==> flow/design.v <==
`timescale 1ns / 1ps
module rgb_to_gray(
input clk,
input rst_n,
input [11:0] rgb_data,
output [7:0] data_out
    );
reg [15:0] R; 
reg [15:0] G;
reg [15:0] B;
reg [15:0]gray_temp;
always@(posedge clk or negedge rst_n)
	if(!rst_n)begin
		R <= 16'd0;
		G <= 16'd0; 	
	    B <= 16'd0;
	end
	else begin
		R <= {rgb_data[11:8],4'd0}*16'd76; 
		G <= {rgb_data[7:4],4'd0}*16'd150;
        B <= {rgb_data[3:0],4'd0}*16'd29;
	end
always@(posedge clk or negedge rst_n)
	if(!rst_n)
		gray_temp <= 16'd0;
	else 
		gray_temp <= R + G + B;
assign data_out = gray_temp>>16'd8;
endmodule
Tool chain data of rgb_to_gray --
What the tools print for rgb_to_gray, step after step. Lines are those of the file above, counted from 1. Operators carry their Yosys type and port widths (W data, S select, Z words). Library cell names are shortened. A cell with -- has no value.
Set-up: top module rgb_to_gray, clock port clk, standard-cell library sky130hd, corner tt_025C_1v80

After elaboration --
Counts by Yosys on the flattened word-level netlist (proc, flatten, opt, wreduce; memories kept). Register bits leave out memories and registers merged into their read ports (data or address); mux counts leave out enables and synchronous resets folded into registers. Print and check cells are left out. Cells with the same type and inputs are merged into one.
Operators by class: add/sub/neg operators 2, multiply operators 3
Operators by type and width (number):
- $mul A4 B5 Y9 const B | 2
- $mul A4 B7 Y11 const B | 1
- $add A16 B16 Y16 | 2
Bit counts: bits of input ports 14, word-level cells 9, register bits 49, output and inout port bits 8

Longest topological paths --
Depth = most cells in a row (Yosys ltp): at word level without a register or memory, in the mapped netlist without a sequential cell, where the memories' decode and read muxes count.
Depth: word-level depth 2, ABC_AREA 0, depth in mapped cells 9, mapped depth without buffers 9

Mapped cells and area --
The flow's flattened synthesis, as Yosys stat reports it; memories are mapped. The netlist is that of the ABC_AREA named above (0 if unset); the other value can give another one. Totals and module areas in this step are rounded.
Cell types:
- dfrtp_1 | number 36, area in all 900.864 µm²
- ha_1 | number 47, area in all 588.064 µm²
- fa_1 | number 12, area in all 240.23 µm²
- xnor2_1 | number 13, area in all 113.859 µm²
- inv_1 | number 24, area in all 90.086 µm²
- nor2_1 | number 16, area in all 60.058 µm²
- a21oi_1 | number 10, area in all 50.048 µm²
- nor2b_1 | number 6, area in all 37.536 µm²
- xor2_1 | number 4, area in all 35.034 µm²
- a21o_1 | number 3, area in all 22.522 µm²
- a31oi_1 | number 3, area in all 18.768 µm²
- or2_2 | number 3, area in all 18.768 µm²
- o2111ai_1 | number 2, area in all 17.517 µm²
- nor3_1 | number 3, area in all 15.014 µm²
- o211ai_1 | number 2, area in all 15.014 µm²
- o21ai_0 | number 3, area in all 15.014 µm²
- o31ai_1 | number 2, area in all 15.014 µm²
- a211oi_2 | number 1, area in all 12.512 µm²
Other cell types: 18; their cells: 21.
Synthesis totals: sequential part of the area 901 µm², cell count 211, flip-flop cells 36, buffer cells 0, cell area after synthesis 2430 µm²

Timing after synthesis --
Source: OpenSTA report_checks on the synthesized netlist (no wires, ideal clock, input and output delay 20% of the period each), path of least setup slack; recovery checks are left aside. Register names are those of the netlist, which keeps one name where synthesis merged equal registers.
Timing after synthesis: path kind input -> register, from input rgb_data[1], to register B[12], data arrival time 2542 ps, path buffers 0, external input delay 528 ps, stages on the path 8, slack 9 ps, required time 2550 ps, library setup time 90 ps, clock period 2640 ps, launch time at the first pin 528 ps, path delay 2104 ps, synthesis period reached 2631 ps
"path delay" = arrival - input delay + setup time. "stages on the path": output pins that drive a net of the path, with the launching flip-flop's if there is one; two outputs of one cell count as two. "synthesis period reached" is the clock period less the worst setup slack; recovery checks do not enter. This is arithmetic on one report: input and output delays are still those of the set period (20% each). The rows between start and end are the longest chain of elaborated cells between them; the timing report does not say that the signal goes this way. Where chains are equally long, one stands for them. A line is the first line of the expression or statement that the cell stems from. Yosys adds cells for indexed reads and writes and turns some case tables into memories.
On the way, after synthesis: cell sequence inv_1 fa_1 inv_1 ha_1 ha_1 a21oi_1 or4b_2 o2111ai_1, length of the longest elaborated chain 1, elaborated cells on any way between the ends 1, RTL lines with such cells 1, classes of those cells mul: 1
RTL lines, path after synthesis:
- start: declaration | line 5 | input [11:0] rgb_data,
- $mul A4 B5 Y9 | line 21 | B <= {rgb_data[3:0],4'd0}*16'd29;
- end: assignment | line 16 | B <= 16'd0;
- end: assignment | line 21
- end: declaration | line 10 | reg [15:0] B;

Worst path after layout --
From the final timing report of job 1: the path of least setup slack in the routed layout; clock arrival at registers is part of the times. The report prints the path's times to 10 ps; the period is as set.
Timing post-layout: path kind input -> register, from input rgb_data[2], to register B[12], library setup time 80 ps, data arrival time 3860 ps, required time 5930 ps, external input delay 1150 ps, path buffers 1, stages on the path 9, clock period 5730 ps, launch time at the first pin 1150 ps, slack 2070 ps
The rows between start and end are the longest chain of elaborated cells between them; the timing report does not say that the signal goes this way. Where chains are equally long, one stands for them.
On the way, post-layout: cell sequence clkdlybuf4s50_1 inv_1 fa_1 inv_1 ha_1 ha_1 a21oi_1 or4b_2 o2111ai_1, length of the longest elaborated chain 1, elaborated cells on any way between the ends 1, RTL lines with such cells 1, classes of those cells mul: 1
RTL lines, path post-layout:
- start: declaration | line 5 | input [11:0] rgb_data,
- $mul A4 B5 Y9 | line 21 | B <= {rgb_data[3:0],4'd0}*16'd29;
- end: assignment | line 16 | B <= 16'd0;
- end: assignment | line 21
- end: declaration | line 10 | reg [15:0] B;

--- measured runs ---
Module rgb_to_gray, platform sky130hd: 2 stored runs of the flow (Yosys, OpenROAD) with differing settings, in no particular order. Input and output delays are each 20% of the period that was set; the output load is 0.01 pF.
"critical setup path time": the worst setup path's part of the clock period (all of it between registers, 20% less for each end at a port) less its slack. A launch clock that arrives late makes it longer, a capture clock that arrives late makes it shorter.
"power" is the tool's figure for a default switching activity; nothing was simulated.
"critical setup path time" is known to 10 ps.
The measured numbers are rounded.

[job 1] flow files
==> flow/run.sh <==
#!/bin/bash
# the make line also repeats the synthesis and layout settings of config.mk as NAME=value (left out here)
make -C /OpenROAD-flow-scripts/flow DESIGN_CONFIG=/design/flow/config.mk WORK_HOME=/design/flow/orfs CLKGATE_MAP_FILE= finish
==> flow/config.mk <==
export PLATFORM = sky130hd
export DESIGN_NAME = rgb_to_gray
export DESIGN_NICKNAME = rgb_to_gray
export VERILOG_FILES = /design/flow/design.v
export SDC_FILE = /design/flow/constraint.sdc
export NUM_CORES = 4
export LEC_CHECK = 0
export CAP_MARGIN = 20
export CELL_PAD_IN_SITES_DETAIL_PLACEMENT = 1
export CELL_PAD_IN_SITES_GLOBAL_PLACEMENT = 0
export CORE_ASPECT_RATIO = 1.57
export CORE_MARGIN = 10
export CORE_UTILIZATION = 34
export GPL_TIMING_DRIVEN = 0
export MAX_ROUTING_LAYER = met4
export PLACE_DENSITY = 0.74
export SLEW_MARGIN = 20
==> flow/constraint.sdc <==
create_clock -name core_clock -period 5.73 [get_ports {clk}]
set_input_delay 1.1460 -clock core_clock [delete_from_list [all_inputs] [get_ports {clk}]]
set_output_delay 1.1460 -clock core_clock [all_outputs]
set_load 0.01 [all_outputs]

[job 1] result: setup slack of the worst path 2,070 ps; power 1,130 uW; critical setup path time 2,520 ps; kind of the worst setup path input -> register; netlist area reported by Yosys 2,430 µm²; post-route setup TNS 0 ps; post-layout utilization 0.409; standard-cell area of the final layout 2,840 µm²; area inside the die boundary 11,000 µm²

[job 2] flow files
==> flow/run.sh <==
#!/bin/bash
# the make line also repeats the synthesis and layout settings of config.mk as NAME=value (left out here)
make -C /OpenROAD-flow-scripts/flow DESIGN_CONFIG=/design/flow/config.mk WORK_HOME=/design/flow/orfs CLKGATE_MAP_FILE= finish
==> flow/config.mk <==
export PLATFORM = sky130hd
export DESIGN_NAME = rgb_to_gray
export DESIGN_NICKNAME = rgb_to_gray
export VERILOG_FILES = /design/flow/design.v
export SDC_FILE = /design/flow/constraint.sdc
export NUM_CORES = 4
export LEC_CHECK = 0
export ABC_AREA = 1
export CAP_MARGIN = 25
export CORE_MARGIN = 2
export CORE_UTILIZATION = 25
export CTS_CLUSTER_DIAMETER = 324
export GPL_ROUTABILITY_DRIVEN = 1
export GPL_TIMING_DRIVEN = 1
export PLACE_DENSITY_LB_ADDON = 0.3
export SETUP_SLACK_MARGIN = 0.33
export SLEW_MARGIN = 25
==> flow/constraint.sdc <==
create_clock -name core_clock -period 2.49 [get_ports {clk}]
set_input_delay 0.4980 -clock core_clock [delete_from_list [all_inputs] [get_ports {clk}]]
set_output_delay 0.4980 -clock core_clock [all_outputs]
set_load 0.01 [all_outputs]

[job 2] result: setup slack of the worst path 417 ps; power 2,700 uW; critical setup path time 1,570 ps; kind of the worst setup path input -> register; netlist area reported by Yosys 2,480 µm²; post-route setup TNS 0 ps; post-layout utilization 0.333; standard-cell area of the final layout 3,230 µm²; area inside the die boundary 10,700 µm²
--- end ---
